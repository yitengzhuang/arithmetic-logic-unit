==> flow/design.v <==
module alu (
    input               i_clk,
    input               i_rst_n,
    input               i_valid,
    input signed [11:0] i_data_a,
    input signed [11:0] i_data_b,
    input        [2:0]  i_inst,
    output              o_valid,
    output       [11:0] o_data,
    output              o_overflow
);
reg  [11:0] o_data_w, o_data_r;
reg         o_valid_w, o_valid_r;
reg         o_overflow_w, o_overflow_r;
reg  [19:0] data_old;
reg         overflow_old;
wire [12:0] data_add, data_sub, data_mean;
wire [23:0] data_mul;
wire [19:0] data_mul_round;
wire [20:0] data_mac;
wire [11:0] data_a_abs, data_b_abs;
assign o_valid = o_valid_r;
assign o_data = o_data_r;
assign o_overflow = o_overflow_r;
assign data_add = {i_data_a[11], i_data_a} + {i_data_b[11], i_data_b};
assign data_sub = {i_data_a[11], i_data_a} - {i_data_b[11], i_data_b};
assign data_mul = {{12{i_data_a[11]}}, i_data_a} * {{12{i_data_b[11]}}, i_data_b};
assign data_mul_round = {data_mul[23], data_mul[23:5]} + {19'd0, data_mul[4]};
assign data_mac = {data_mul_round[19], data_mul_round} + {data_old[19], data_old};
assign data_mean = data_add >> 1;
assign data_a_abs = i_data_a[11]? ~(i_data_a)+12'd1: i_data_a;
assign data_b_abs = i_data_b[11]? ~(i_data_b)+12'd1: i_data_b;
always@(*) begin
  o_data_w = 12'd0;
  o_valid_w = i_valid;
  o_overflow_w = 1'b0;
  case(i_inst)
    3'b000: begin  
      o_overflow_w = ^data_add[12:11];
      o_data_w = data_add[11:0];
    end
    3'b001: begin  
      o_overflow_w = ^data_sub[12:11];
      o_data_w = data_sub[11:0];
    end
    3'b010: begin  
      o_data_w = data_mul_round[11:0];
      o_overflow_w = ~(data_mul_round[19:11] == 9'b1_1111_1111 | data_mul_round[19:11] == 9'b0_0000_0000);
    end
    3'b011: begin  
      o_data_w = data_mac[11:0]; 
      o_overflow_w = ~(data_mac[20:11] == 10'b11_1111_1111 | data_mac[20:11] == 10'b00_0000_0000) | overflow_old;
    end
    3'b100: begin  
      o_data_w = ~(i_data_a ^ i_data_b);
    end
    3'b101: begin  
      o_data_w = ~i_data_a[11]? i_data_a: 12'd0;
    end
    3'b110: begin  
      o_data_w = data_mean[11:0];
    end
    3'b111: begin  
      o_data_w = (data_a_abs >= data_b_abs)? data_a_abs: data_b_abs;
    end
  endcase
end
always@(posedge i_clk or negedge i_rst_n) begin
  if(~i_rst_n) begin
    o_data_r <= 12'd0;
    o_overflow_r <= 1'b0;
    o_valid_r <= 1'b0;
  end 
  else begin
    o_data_r <= o_data_w;
    o_overflow_r <= o_overflow_w;
    o_valid_r <= o_valid_w;
  end
end
always@(posedge i_clk or negedge i_rst_n) begin
  if(~i_rst_n) begin
    data_old <= 20'd0;
    overflow_old <= 1'b0;
  end
  else if(i_inst == 3'b011)begin
    data_old <= {{8{o_data_w[11]}}, o_data_w};
    overflow_old <= o_overflow_w;
  end
  else begin
    data_old <= 20'd0;
    overflow_old <= 1'b0;
  end
end
endmodule
# Tool chain data of alu
# Tool output for the design above, in the order of the flow.
# Line numbers count from 1 in the design file above.
# Operators: Yosys type, input widths -> output width; for muxes data width and select width s.
# Not given: n/a
# design
design,alu
clock,i_clk
lib,sky130hd
pvt_corner,tt_025C_1v80

# Word level
# Yosys after proc, flatten, opt, wreduce and memory -nomap, before mapping. Enables and synchronous resets that opt folds into registers are not counted as muxes. Memory bits, and registers merged into a memory's read port (data or address), are not among the register bits. Print and check cells are not counted. Equal cells are merged and count once.
# bits
register_bits,35
out_inout_bits,14
wordCells,45
# classes
add_sub_neg,6
n_mul,1
cmp,1
n_eq,9
mux,8
logic,9
n_reduce_logical,6
# op_table
op,n
$mul 12x12->24,1
$pmux 12 s8,1
$not 12->12,3
$mux 12,3
$add 12x1->12 const B,2
$add 20x20->21,1
$add 19x2->20,1
$mux 20,1
$add 12x12->13,1
$sub 12x12->13,1
$ge 12x12->1,1
$xor 12x12->12,1
$eq 3x3->1 const B,4
$mux 11,1
$eq 10x10->1 const B,1
$logic_not 10->1,1
$eq 9x9->1 const B,1
$logic_not 9->1,1
$eq 3x2->1 const B,2
$pmux 1 s5,1
$reduce_xor 2->1,2
$reduce_or 4->1,1
$or 1x1->1,3
$eq 3x1->1 const B,1
$logic_not 3->1,1
$not 1->1,2
$mux 1,1

# Longest topological paths
# Yosys ltp: most cells in a row. Word level: on the elaborated netlist, between registers, memories and ports. Mapped: between sequential cells and ports; inverters and the memories' decode and read muxes count.
# depth
word_depth,9
ABC_AREA,0
ltp_mapped,34

# Synthesis result
# Source: synth_stat.txt of the flow (Yosys; design flattened, memories mapped). It holds for the ABC_AREA given above (unset counts as 0); a run with the other value may have another netlist.
# mapped
stdcells,1321
area_um2,10531.4
sequential_area_um2,675.6
flip_flops,27
buf_cells,57
# by_type
cell,n
sky130_fd_sc_hd__fa_1,141
sky130_fd_sc_hd__ha_1,108
sky130_fd_sc_hd__inv_1,229
sky130_fd_sc_hd__dfrtp_1,27
sky130_fd_sc_hd__xnor2_1,61
sky130_fd_sc_hd__nand2_1,139
sky130_fd_sc_hd__nor2_1,89
sky130_fd_sc_hd__a21oi_1,56
sky130_fd_sc_hd__and2_1,36
sky130_fd_sc_hd__nor3_1,42
sky130_fd_sc_hd__o21ai_0,42
sky130_fd_sc_hd__clkbuf_1,49
sky130_fd_sc_hd__xor2_1,19
sky130_fd_sc_hd__a211oi_1,19
sky130_fd_sc_hd__a21o_1,17
sky130_fd_sc_hd__nand3_1,22
sky130_fd_sc_hd__a31oi_1,16
sky130_fd_sc_hd__nand2b_1,15
# Other cell types: 68; their cells: 194.

# Path before layout
# Path of least setup slack by OpenSTA after synthesis, without wires, with an ideal clock, recovery checks aside; 20% of the period is set as input and as output delay. Where synthesis merged equal registers, the netlist keeps one of their names.
# synth_path
path_kind,input to register
start,input i_data_a[7]
end,register o_overflow_r
period_ps,16600
setup_time_ps,124
arrival_time_ps,10828
t_required_ps,16476
path_slack_ps,5648
delay_ps,7632
driving_pins,29
period_less_setup_slack_ps,10952
# "delay_ps" = arrival - input delay + setup time.
# "driving_pins" counts driving pins, that of a launching flip-flop among them; a cell with two outputs on the path counts twice.
# "period_less_setup_slack_ps" = period - worst setup slack (recovery checks aside). The figure is calculated, with input and output delays left at 20% of the set period.
# The rows between start and end are the longest chain of elaborated cells between them; the timing report does not say that the signal goes this way. Where chains are equally long, one stands for them.
# A line is the first line of the expression or statement that the cell stems from. Yosys adds cells for indexed reads and writes and turns some case tables into memories.
# synth_via
path_cell_list,sky130_fd_sc_hd__clkbuf_1 > sky130_fd_sc_hd__clkbuf_1 > sky130_fd_sc_hd__nand2_1 > sky130_fd_sc_hd__fa_1 > sky130_fd_sc_hd__fa_1 > sky130_fd_sc_hd__fa_1 > sky130_fd_sc_hd__inv_1 > sky130_fd_sc_hd__fa_1 > sky130_fd_sc_hd__fa_1 > sky130_fd_sc_hd__ha_1 > sky130_fd_sc_hd__buf_2 > sky130_fd_sc_hd__o21ai_0 > sky130_fd_sc_hd__nor2_1 > sky130_fd_sc_hd__o21ai_0 > sky130_fd_sc_hd__xnor2_1 > sky130_fd_sc_hd__nand4_1 > sky130_fd_sc_hd__mux2_2 > sky130_fd_sc_hd__a211oi_1 > sky130_fd_sc_hd__xnor2_1 > sky130_fd_sc_hd__ha_1 > sky130_fd_sc_hd__nand3_1 > sky130_fd_sc_hd__o21ai_0 > sky130_fd_sc_hd__a31oi_1 > sky130_fd_sc_hd__nor4_1 > sky130_fd_sc_hd__nor3_1 > sky130_fd_sc_hd__o21a_1 > sky130_fd_sc_hd__or2_2 > sky130_fd_sc_hd__o311a_1 > sky130_fd_sc_hd__a211o_1
elab_chain_cells,8
# synth_lines
element,line_no,source
from (decl),5,"input signed [11:0] i_data_a,"
$mul 12x12->24,27,"assign data_mul = {{12{i_data_a[11]}}, i_data_a} * {{12{i_data_b[11]}}, i_data_b};"
$add 19x2->20,28,"assign data_mul_round = {data_mul[23], data_mul[23:5]} + {19'd0, data_mul[4]};"
$add 20x20->21,29,"assign data_mac = {data_mul_round[19], data_mul_round} + {data_old[19], data_old};"
$eq 10x10->1,52,o_overflow_w = ~(data_mac[20:11] == 10'b11_1111_1111 | data_mac[20:11] == 10'b00_0000_0000) | overflow_old;
$or 1x1->1,52,
$not 1->1,52,
$or 1x1->1,52,
$pmux 1 s5,37,case(i_inst)
to (assign),71,o_overflow_r <= 1'b0;
to (assign),76,o_overflow_r <= o_overflow_w;
to (decl),14,"reg         o_overflow_w, o_overflow_r;"

# Path in the finished layout
# From the final timing report of record 1: the path of least setup slack in the routed layout; clock arrival at registers is part of the times.
# The path's times are printed in steps of 10 ps; the period is the one set.
# layout_path
path_kind,input to register
start,input i_data_b[3]
end,register o_overflow_r
period_ps,8130
setup_time_ps,110
arrival_time_ps,8830
t_required_ps,8290
path_slack_ps,-540
driving_pins,30
# The rows between start and end are the longest chain of elaborated cells between them; the timing report does not say that the signal goes this way. Where chains are equally long, one stands for them.
# layout_via
path_cell_list,sky130_fd_sc_hd__buf_4 > sky130_fd_sc_hd__buf_6 > sky130_fd_sc_hd__buf_4 > sky130_fd_sc_hd__nand2_1 > sky130_fd_sc_hd__fa_1 > sky130_fd_sc_hd__fa_2 > sky130_fd_sc_hd__fa_1 > sky130_fd_sc_hd__inv_1 > sky130_fd_sc_hd__fa_1 > sky130_fd_sc_hd__inv_1 > sky130_fd_sc_hd__fa_1 > sky130_fd_sc_hd__inv_2 > sky130_fd_sc_hd__ha_4 > sky130_fd_sc_hd__or4b_4 > sky130_fd_sc_hd__nand3_4 > sky130_fd_sc_hd__o211a_1 > sky130_fd_sc_hd__nand4_1 > sky130_fd_sc_hd__mux2_4 > sky130_fd_sc_hd__a211oi_4 > sky130_fd_sc_hd__xnor2_2 > sky130_fd_sc_hd__ha_4 > sky130_fd_sc_hd__a21oi_4 > sky130_fd_sc_hd__o21bai_1 > sky130_fd_sc_hd__a41o_1 > sky130_fd_sc_hd__a211oi_4 > sky130_fd_sc_hd__xnor2_2 > sky130_fd_sc_hd__and4_1 > sky130_fd_sc_hd__nand4b_1 > sky130_fd_sc_hd__o311a_1 > sky130_fd_sc_hd__a211o_1
elab_chain_cells,8
# layout_lines
element,line_no,source
from (decl),6,"input signed [11:0] i_data_b,"
$mul 12x12->24,27,"assign data_mul = {{12{i_data_a[11]}}, i_data_a} * {{12{i_data_b[11]}}, i_data_b};"
$add 19x2->20,28,"assign data_mul_round = {data_mul[23], data_mul[23:5]} + {19'd0, data_mul[4]};"
$add 20x20->21,29,"assign data_mac = {data_mul_round[19], data_mul_round} + {data_old[19], data_old};"
$eq 10x10->1,52,o_overflow_w = ~(data_mac[20:11] == 10'b11_1111_1111 | data_mac[20:11] == 10'b00_0000_0000) | overflow_old;
$or 1x1->1,52,
$not 1->1,52,
$or 1x1->1,52,
$pmux 1 s5,37,case(i_inst)
to (assign),71,o_overflow_r <= 1'b0;
to (assign),76,o_overflow_r <= o_overflow_w;
to (decl),14,"reg         o_overflow_w, o_overflow_r;"

# Top module alu; platform sky130hd; tools Yosys and OpenROAD; 2 stored runs in no particular order. Input and output delays are each 20% of the period that was set; the output load is 0.01 pF.
# "achieved_period_ps" means the clock period less the worst setup slack. The figure is calculated, with input and output delays left at 20% of the set period.
# "worstPathTime_ps" = time allowed to the worst setup path (clock period - input delay - output delay, where it has them) - its slack; a late launch clock adds to it, a late capture clock takes from it.
# "worstPathTime_ps" is given in steps of 10 ps.
# Settings: n/a = not set for that run.
# Among the results, n/a means that no value is shown for the run.
run,period_ns,CORE_UTILIZATION,SETUP_SLACK_MARGIN,PLACE_DENSITY_LB_ADDON,CORE_ASPECT_RATIO,CELL_PAD_IN_SITES_DETAIL_PLACEMENT,GPL_TIMING_DRIVEN,SLEW_MARGIN,MIN_ROUTING_LAYER,MAX_ROUTING_LAYER,CAP_MARGIN,CORE_MARGIN,CTS_CLUSTER_SIZE,CTS_CLUSTER_DIAMETER,worst_setup_slack_ps,stdcell_area_um2,die_footprint_um2,worstPathTime_ps,critical_path_type,final_setup_tns_ps,achieved_period_ps,timing.hold.ws_ps,post_route_util_pct,synth_area_um2
record 1,8.13,49,-0.33,0.04,0.87,0,1,25,met1,met5,20,2,n/a,n/a,-539,14186.1,22683.8,7040,input to register,-1213,8669,618,66.5,10531.4
record 2,7.16,63,n/a,0.22,n/a,n/a,n/a,20,met2,n/a,20,2,60,75,n/a,n/a,n/a,n/a,n/a,n/a,n/a,n/a,n/a,n/a
# Record 2: no results, routing failed with GRT-0116
